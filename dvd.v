==> flow/design.v <==
module TENBASET_TxD(clk20, Ethernet_TDp, Ethernet_TDm,DataIN);
input clk20;
input [7:0] DataIN;
output Ethernet_TDp, Ethernet_TDm;
parameter IPsource_1 = 192;
parameter IPsource_2 = 168;
parameter IPsource_3 = 0;
parameter IPsource_4 = 44;
parameter IPdestination_1 = 192;
parameter IPdestination_2 = 168;
parameter IPdestination_3 = 0;
parameter IPdestination_4 = 2;
parameter PhysicalAddress_1 = 8'h00;
parameter PhysicalAddress_2 = 8'h24;
parameter PhysicalAddress_3 = 8'hE8;
parameter PhysicalAddress_4 = 8'hE0;
parameter PhysicalAddress_5 = 8'hC7;
parameter PhysicalAddress_6 = 8'hC2;
reg [17:0] counter; always @(posedge clk20) counter<=counter+1;
reg StartSending; always @(posedge clk20) StartSending<=&counter;
parameter number = 16'h05C0 ;
parameter PayloadSize = number + 8 ;
parameter CnctSize = number + 8'h1C ;
parameter IPchecksum1 = 32'h0000C52D + number + (IPsource_1<<8)+IPsource_2+(IPsource_3<<8)+IPsource_4+
                                                                (IPdestination_1<<8)+IPdestination_2+(IPdestination_3<<8)+(IPdestination_4);
parameter IPchecksum2 =  ((IPchecksum1&32'h0000FFFF)+(IPchecksum1>>16));
parameter IPchecksum3 = (~((IPchecksum2&32'h0000FFFF)+(IPchecksum2>>16))) ;
reg [15:0] rdaddress;
reg [15:0] pkt_data;
always @(posedge clk20)
case(rdaddress)
  16'h0000: pkt_data <= 8'h55;
  16'h0001: pkt_data <= 8'h55;
  16'h0002: pkt_data <= 8'h55;
  16'h0003: pkt_data <= 8'h55;
  16'h0004: pkt_data <= 8'h55;
  16'h0005: pkt_data <= 8'h55;
  16'h0006: pkt_data <= 8'h55;
  16'h0007: pkt_data <= 8'hD5;
  16'h0008: pkt_data <= PhysicalAddress_1;
  16'h0009: pkt_data <= PhysicalAddress_2;
  16'h000A: pkt_data <= PhysicalAddress_3;
  16'h000B: pkt_data <= PhysicalAddress_4;
  16'h000C: pkt_data <= PhysicalAddress_5;
  16'h000D: pkt_data <= PhysicalAddress_6;
  16'h000E: pkt_data <= 8'h00;
  16'h000F: pkt_data <= 8'h12;
  16'h0010: pkt_data <= 8'h34;
  16'h0011: pkt_data <= 8'h56;
  16'h0012: pkt_data <= 8'h78;
  16'h0013: pkt_data <= 8'h90;
  16'h0014: pkt_data <= 8'h08;
  16'h0015: pkt_data <= 8'h00;
  16'h0016: pkt_data <= 8'h45;
  16'h0017: pkt_data <= 8'h00;
  16'h0018: pkt_data <= CnctSize[15:8];
  16'h0019: pkt_data <= CnctSize[7:0];    
  16'h001A: pkt_data <= 8'h00;
  16'h001B: pkt_data <= 8'h00;
  16'h001C: pkt_data <= 8'h00;
  16'h001D: pkt_data <= 8'h00;
  16'h001E: pkt_data <= 8'h80;
  16'h001F: pkt_data <= 8'h11;
  16'h0020: pkt_data <= IPchecksum3[15:8];
  16'h0021: pkt_data <= IPchecksum3[ 7:0];   
  16'h0022: pkt_data <= IPsource_1;
  16'h0023: pkt_data <= IPsource_2;
  16'h0024: pkt_data <= IPsource_3;
  16'h0025: pkt_data <= IPsource_4;
  16'h0026: pkt_data <= IPdestination_1;
  16'h0027: pkt_data <= IPdestination_2;
  16'h0028: pkt_data <= IPdestination_3;
  16'h0029: pkt_data <= IPdestination_4;
  16'h002A: pkt_data <= 8'h04;
  16'h002B: pkt_data <= 8'h00;
  16'h002C: pkt_data <= 8'h04;
  16'h002D: pkt_data <= 8'h00;
  16'h002E: pkt_data <= PayloadSize[15:8];
  16'h002F: pkt_data <= PayloadSize[7:0];  
  16'h0030: pkt_data <= 8'h00;
  16'h0031: pkt_data <= 8'h00;
  default: pkt_data <= DataIN;
endcase
reg [3:0] ShiftCount;
reg SendingPacket;
always @(posedge clk20) if(StartSending) SendingPacket<=1; else if(ShiftCount==14 && rdaddress==(16'h0036 + number)) SendingPacket<=0;
always @(posedge clk20) ShiftCount <= SendingPacket ? ShiftCount+1 : 15;
wire readram = (ShiftCount==15);
always @(posedge clk20) if(ShiftCount==15) rdaddress <= SendingPacket ? rdaddress+1 : 0;
reg [7:0] ShiftData; always @(posedge clk20) if(ShiftCount[0]) ShiftData <= readram ? pkt_data : {1'b0, ShiftData[7:1]};
reg [31:0] CRC ;
reg CRCflush; always @(posedge clk20) if(CRCflush) CRCflush <= SendingPacket; else if(readram) CRCflush <= (rdaddress== (16'h0032 + number));
reg CRCinit; always @(posedge clk20) if(readram) CRCinit <= (rdaddress==7);
wire CRCinput = CRCflush ? 0 : (ShiftData[0] ^ CRC[31]);
always @(posedge clk20) if(ShiftCount[0]) CRC <= CRCinit ? ~0 : ({CRC[30:0],1'b0} ^ ({32{CRCinput}} & 32'h04C11DB7));
reg [16:0] LinkPulseCount; always @(posedge clk20) LinkPulseCount <= SendingPacket ? 0 : LinkPulseCount+1;
reg LinkPulse; always @(posedge clk20) LinkPulse <= &LinkPulseCount[16:1];
reg SendingPacketData; always @(posedge clk20) SendingPacketData <= SendingPacket;
reg [2:0] idlecount; always @(posedge clk20) if(SendingPacketData) idlecount<=0; else if(~&idlecount) idlecount<=idlecount+1;
wire dataout = CRCflush ? ~CRC[31] : ShiftData[0];
reg qo; always @(posedge clk20) qo <= SendingPacketData ? ~dataout^ShiftCount[0] : 1;
reg qoe; always @(posedge clk20) qoe <= SendingPacketData | LinkPulse | (idlecount<6);
reg Ethernet_TDp; always @(posedge clk20) Ethernet_TDp <= (qoe ? qo : 1'b0);
reg Ethernet_TDm; always @(posedge clk20) Ethernet_TDm <= (qoe ? ~qo : 1'b0);
endmodule
module dvd(clk20, Ethernet_TDp, Ethernet_TDm ,CLKOUT , DataIN , TC , CE );
input clk20;
input [7:0] DataIN ;
output Ethernet_TDp,Ethernet_TDm;
output TC , CE ,CLKOUT ;
wire [7:0] DATAADC;
reg [15:0] ACCADD = 0;
reg [7:0] ACC = 0;
reg [7:0] TMP = 0; 
TENBASET_TxD trn_inst(clk20, Ethernet_TDp, Ethernet_TDm,DATAADC); 
assign CLKOUT = clk20;
assign TC = 1; assign CE = 0;
assign DATAADC = ACC;
always @(posedge clk20)
begin
ACCADD = ACCADD + DataIN;
if (TMP == 8'h80)
begin
ACC = ACCADD/8'h80 ;
ACCADD = 0;
TMP = 0;
end
TMP = TMP + 1;
end
endmodule
== Step by step through the tools: dvd ==
Tool output for the design above, in the order of the flow.
Line numbers count from 1 in the design file above.
Operators: Yosys type, input widths -> output width; for muxes data width and select width s.
Cell names lack the library's common part.
The mark - stands for no value.

* Top module: dvd
* Clock input: clk20
* Cell library: sky130hd
* Corner: tt_025C_1v80

== Word-level counts ==
Yosys after proc, flatten, opt, wreduce and memory -nomap, before mapping. Enables and synchronous resets that opt folds into registers are not counted as muxes. Memory bits, and registers merged into a memory's read port (data or address), are not among the register bits. Print and check cells are not counted. Equal cells are merged and count once.

* Add/subtract/negate cells: 7
* $mul: 0
* Equality and inequality tests: 54
* Reduce/logical cells: 11
* Bitwise logic cells: 8
* Mux-type cells: 7
* Magnitude comparators: 1
* Div/mod/pow operators: 0
* Shifts and indexed selects: 0

{| class="wikitable"
|+ Operators with widths
! operator !! count
|-
| $eq 16x6->1 const B || 18
|-
| $eq 16x5->1 const B || 16
|-
| $pmux 8 s27 || 1
|-
| $eq 16x4->1 const B || 8
|-
| $eq 16x3->1 const B || 4
|-
| $eq 16x11->1 const B || 2
|-
| $eq 16x2->1 const B || 2
|-
| $xor 32x27->32 || 1
|-
| $add 18x1->18 const B || 1
|-
| $reduce_and 18->1 || 1
|-
| $add 17x1->17 const B || 1
|-
| $add 16x1->16 const B || 1
|-
| $eq 16x1->1 const B || 1
|-
| $add 16x8->16 || 1
|-
| $logic_not 16->1 || 1
|-
| $reduce_and 16->1 || 1
|-
| $reduce_or 14->1 || 1
|-
| $reduce_or 2->1 || 4
|-
| $eq 4x4->1 const B || 2
|-
| $add 8x1->8 const B || 1
|-
| $eq 8x8->1 const B || 1
|-
| $mux 8 || 1
|-
| $reduce_or 7->1 || 1
|-
| $mux 7 || 1
|-
| $add 4x1->4 const B || 1
|-
| $mux 1 || 4
|-
| $not 1->1 || 3
|-
| $add 3x1->3 const B || 1
|}

Other operator kinds: 5; their cells: 7.

* Bits in read-only memories: 0
* Latch bits: 0
* Bits in writable memories: 0
* Word width x clocked read ports: 0
* Memories kept: 0
* Bits in registers: 148
* Word-level cells: 110

== Depth ==
Longest topological path by Yosys (ltp), each cell counted once; first at word level (registers and memories cut), then after technology mapping (sequential cells cut; the memories' decode and read muxes count).

* Depth in word-level cells: 4
* ABC_AREA: 1
* Gate-level depth with buffers: 14
* Gate-level depth less buffers: 14

== Synthesis result ==
Yosys stat after the flow's synthesis: flattened, memories mapped to cells. It holds for the ABC_AREA given above (unset counts as 0); a run with the other value may have another netlist.

* Mapped area: 7413.4 µm²
* Mapped flip-flops: 147
* Buffer cells: 23
* Sequential area: 3593.4 µm²
* Cell count: 856

{| class="wikitable"
|+ Cells by type
! cell type !! count
|-
| edfxtp_1 || 65
|-
| dfxtp_1 || 82
|-
| nand2_1 || 147
|-
| nand3_1 || 87
|-
| inv_1 || 86
|-
| nor2_1 || 79
|-
| ha_1 || 20
|-
| or2_2 || 34
|-
| a21oi_1 || 41
|-
| xor2_1 || 20
|-
| xnor2_1 || 13
|-
| nor3_1 || 22
|-
| nand3_2 || 10
|-
| o21ai_0 || 20
|-
| nor2_4 || 8
|-
| nand4_1 || 14
|-
| nor2_2 || 13
|-
| nand2_2 || 12
|}

Other cell types: 31; their cells: 83.

Add stored flow runs of dvd

Flow measurements of dvd on sky130hd: 2 stored runs with different settings, listed in no order. Input and output delays are each 20% of the period that was set; the output load is 0.01 pF.
"achieved clock period" means the clock period less the worst setup slack. The figure is calculated, with input and output delays left at 20% of the set period.
"worst setup path time" is the time allowed to the run's worst setup path (the clock period less input and output delay, where it has them) less its slack. Clock arrival times count: a late capture clock shortens it, a late launch clock lengthens it.
By "power" is meant OpenSTA's value without simulated activity: inputs other than the clock are taken to toggle once in ten clock periods, and the tool carries that through the logic.

Job 1
==> flow/run.sh <==
#!/bin/bash
# the make line also repeats the synthesis and layout settings of config.mk as NAME=value (left out here)
make -C /OpenROAD-flow-scripts/flow DESIGN_CONFIG=/design/flow/config.mk WORK_HOME=/design/flow/orfs CLKGATE_MAP_FILE= finish
==> flow/config.mk <==
export PLATFORM = sky130hd
export DESIGN_NAME = dvd
export DESIGN_NICKNAME = dvd
export VERILOG_FILES = /design/flow/design.v
export SDC_FILE = /design/flow/constraint.sdc
export NUM_CORES = 4
export LEC_CHECK = 0
export ABC_AREA = 1
export CAP_MARGIN = 5
export CORE_ASPECT_RATIO = 0.68
export CORE_MARGIN = 7
export CORE_UTILIZATION = 65
export CTS_CLUSTER_DIAMETER = 373
export GPL_ROUTABILITY_DRIVEN = 1
export GPL_TIMING_DRIVEN = 0
export PLACE_DENSITY_LB_ADDON = 0.02
export SLEW_MARGIN = 20
==> flow/constraint.sdc <==
create_clock -name core_clock -period 1.71 [get_ports {clk20}]
set_input_delay 0.3420 -clock core_clock [delete_from_list [all_inputs] [get_ports {clk20}]]
set_output_delay 0.3420 -clock core_clock [all_outputs]
set_load 0.01 [all_outputs]

==> results of job 1 <==
chip area after synthesis (Yosys): 7413.4 µm²
die area: 14646.8 µm²
standard-cell area of the final layout: 9671.8 µm²
worst setup slack after layout: -0.281 ns
power: 10741 µW
achieved clock period: 1.991 ns
worst setup path time: 1.65 ns
worst setup path kind: input-to-reg

Job 2
==> flow/run.sh <==
#!/bin/bash
# the make line also repeats the synthesis and layout settings of config.mk as NAME=value (left out here)
make -C /OpenROAD-flow-scripts/flow DESIGN_CONFIG=/design/flow/config.mk WORK_HOME=/design/flow/orfs CLKGATE_MAP_FILE= finish
==> flow/config.mk <==
export PLATFORM = sky130hd
export DESIGN_NAME = dvd
export DESIGN_NICKNAME = dvd
export VERILOG_FILES = /design/flow/design.v
export SDC_FILE = /design/flow/constraint.sdc
export NUM_CORES = 4
export LEC_CHECK = 0
export CAP_MARGIN = 20
export CORE_MARGIN = 2
export CORE_UTILIZATION = 40
export SETUP_SLACK_MARGIN = -0.21
export SLEW_MARGIN = 20
==> flow/constraint.sdc <==
create_clock -name core_clock -period 3.02 [get_ports {clk20}]
set_input_delay 0.6040 -clock core_clock [delete_from_list [all_inputs] [get_ports {clk20}]]
set_output_delay 0.6040 -clock core_clock [all_outputs]
set_load 0.01 [all_outputs]

==> results of job 2 <==
chip area after synthesis (Yosys): 6776.5 µm²
die area: 17998.9 µm²
standard-cell area of the final layout: 7846.3 µm²
worst setup slack after layout: 0.080 ns
power: 5134 µW
achieved clock period: 2.940 ns
worst setup path time: 2.94 ns
worst setup path kind: reg-to-reg
